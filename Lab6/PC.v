==> flow/design.v <==
module PC(out,clk,reset);
	input clk,reset;
	output [31:0] out;
	reg[31:0] out;
	always@(posedge clk)
	begin
		if(~reset)
			out = out+1;
		else
			out=0;
	end
endmodule
# From RTL to reports: PC
# What the tools print for PC, step after step.
# Lines are those of the file above, counted from 1.
# Operators: Yosys type, input widths -> output width; for muxes data width and select width s.
# Library cell names are shortened.
setup:
  top: "PC"
  clk_port: "clk"
  lib: "sky130hd"
  pvt_corner: "tt_025C_1v80"

# After elaboration
# Source: Yosys, flattened and elaborated, memories not mapped. Widths are those after wreduce; folded enables and synchronous resets count as part of the registers. Registers that Yosys merges into a memory's read port (data or address) are not register bits. Print and check cells do not count. Equal cells are merged and count once.
bits:
  reg_bits: 32
  in_bits: 2
  output_inout_bits: 32
  wordCells: 2
op_classes:
  add_sub_neg: 1
ops:
  columns: ["operator", "count"]
  rows:
  - ["$add 32x1->32 const B", 1]

# Logic depth
# Yosys ltp: most cells in a row. Word level: on the elaborated netlist, between registers, memories and ports. Mapped: between sequential cells and ports; inverters and the memories' decode and read muxes count.
logic_depth:
  word_depth: 1
  ABC_AREA: 0
  mapped_depth: 6
  ltp_nobuf: 5

# Synthesis result
# The flow's flattened synthesis, as Yosys stat reports it; memories are mapped. The netlist is that of the ABC_AREA named above (0 if unset); the other value can give another one.
# Totals and module areas in this step are rounded.
synth_totals:
  stdcells: 168
  mapped_area_um2: 1500
  seq_area_um2: 640
  ff_cells: 32
  buffers: 9
types:
  columns: ["cell_type", "count", "area_total_um2"]
  rows:
  - ["dfxtp_1", 32, 640.614]
  - ["or4_1", 12, 90.086]
  - ["a21oi_1", 17, 85.082]
  - ["o31ai_1", 11, 82.579]
  - ["nor2_1", 14, 52.55]
  - ["xnor2_1", 5, 43.792]
  - ["nand2_1", 11, 41.29]
  - ["nand3_1", 8, 40.038]
  - ["or3_1", 6, 37.536]
  - ["xor2_1", 4, 35.034]
  - ["mux2_2", 3, 33.782]
  - ["nand4_1", 5, 31.28]
  - ["nor2b_1", 5, 31.28]
  - ["o21ai_0", 6, 30.029]
  - ["buf_6", 2, 22.522]
  - ["inv_1", 5, 18.768]
  - ["nor4_1", 3, 18.768]
  - ["and4_1", 2, 17.517]
# Other cell types: 11; their cells: 17.

# Worst setup path after synthesis
# Source: OpenSTA report_checks on the synthesized netlist (no wires, ideal clock, input and output delay 20% of the period each), path of least setup slack; recovery checks are left aside. Register names are those of the netlist, which keeps one name where synthesis merged equal registers.
synth_timing:
  kind: "register -> register"
  from: "register out[0]"
  to: "register out[22]"
  tclk_ns: 2.72
  setup_time_ns: 0.070
  launch_ns: 0.000
  arrival_ns: 1.981
  required_ns: 2.650
  path_slack_ns: 0.669
  delay_ns: 2.051
  driving_pins: 7
  path_buffers: 1
  synth_period_reached_ns: 2.051
# "delay_ns" = arrival - input delay + setup time.
# "driving_pins": output pins that drive a net of the path, with the launching flip-flop's if there is one; two outputs of one cell count as two.
# "synth_period_reached_ns" = period - worst setup slack (recovery checks aside). The figure is calculated, with input and output delays left at 20% of the set period.
# Between the ends stands the longest chain of elaborated cells between them, by number of cells; it is not shown to be the way that was timed. Of several equally long chains one is given.
# Each line given opens the expression or statement behind the cell; cells for indexed reads and writes are added by Yosys, which also makes memories of some case tables.
synth_via:
  path_cell_list: "dfxtp_1 ha_1 and4_4 or4b_1 buf_2 or4_1 a21oi_1"
  elab_chain_cells: 1
  cone_cells: 1
  lines_between: 1
  cone_classes: "add/sub: 1"
synth_rtl:
  columns: ["element", "line_no", "source"]
  rows:
  - ["from (decl)", 3, "output [31:0] out;"]
  - ["from (assign)", 8, "out = out+1;"]
  - ["from (assign)", 10, "out=0;"]
  - ["$add 32x1->32", 8, null]
  - ["to (assign)", 8, null]
  - ["to (assign)", 10, null]
  - ["to (decl)", 3, null]

# Path in the finished layout
# Path of least setup slack in the final report of flow run 1 (OpenROAD, finished layout, wires in). Where an end is a register, its clock arrival counts in the times.
layout_timing:
  kind: "register -> register"
  from: "register out[0]"
  to: "register out[22]"
  tclk_ns: 2.15
  setup_time_ns: 0.06
  launch_ns: 0.33
  arrival_ns: 2.29
  required_ns: 2.42
  path_slack_ns: 0.13
  driving_pins: 6
  path_buffers: 0
# Between the ends stands the longest chain of elaborated cells between them, by number of cells; it is not shown to be the way that was timed. Of several equally long chains one is given.
layout_via:
  path_cell_list: "dfxtp_1 ha_1 and4_4 or4b_4 or4_1 a21oi_1"
  elab_chain_cells: 1
  cone_cells: 1
  lines_between: 1
  cone_classes: "add/sub: 1"
layout_rtl:
  columns: ["element", "line_no", "source"]
  rows:
  - ["from (decl)", 3, "output [31:0] out;"]
  - ["from (assign)", 8, "out = out+1;"]
  - ["from (assign)", 10, "out=0;"]
  - ["$add 32x1->32", 8, null]
  - ["to (assign)", 8, null]
  - ["to (assign)", 10, null]
  - ["to (decl)", 3, null]

# Top module PC; platform sky130hd; tools Yosys and OpenROAD; 2 stored runs in no particular order. Input and output delays are each 20% of the period that was set; the output load is 0.01 pF.
# "period_reached_ns" = clock period - worst setup slack. The figure is calculated, with input and output delays left at 20% of the set period.
# "critical_path_time_ns": the worst setup path's part of the clock period (all of it between registers, 20% less for each end at a port) less its slack. A launch clock that arrives late makes it longer, a capture clock that arrives late makes it shorter.
# "final_power_uw" is the tool's figure for a default switching activity; nothing was simulated.
# Results are given in rounded form.
runs:
  - name: "flow run 1"
    settings:
      period_ns: 2.15
      CORE_UTILIZATION: 41
      CAP_MARGIN: 20
      CORE_MARGIN: 2
      SLEW_MARGIN: 20
    results:
      synthArea_um2: 1500
      die_area_um2: 4100
      finish.stdcell_area_um2: 2000
      post_route_util_pct: 60
      setup_ws_ns: 0.13
      final_setup_tns_ns: 0.000
      final_power_uw: 1000
      period_reached_ns: 2.025
      critical_path_time_ns: 2.02
      worst_setup_path_type: "register -> register"
  - name: "flow run 2"
    settings:
      period_ns: 2.5
      CORE_UTILIZATION: 45
      PLACE_DENSITY: 0.9
      HOLD_SLACK_MARGIN: 0.17
      CORE_ASPECT_RATIO: 0.5
      CORE_MARGIN: 6
      GPL_TIMING_DRIVEN: 0
      CTS_CLUSTER_SIZE: 92
      MAX_ROUTING_LAYER: "met4"
      CAP_MARGIN: 20
      SLEW_MARGIN: 20
    results:
      synthArea_um2: 1500
      die_area_um2: 4900
      finish.stdcell_area_um2: 1900
      post_route_util_pct: 63
      setup_ws_ns: 0.31
      final_setup_tns_ns: 0.000
      final_power_uw: 970
      period_reached_ns: 2.194
      critical_path_time_ns: 2.19
      worst_setup_path_type: "register -> register"
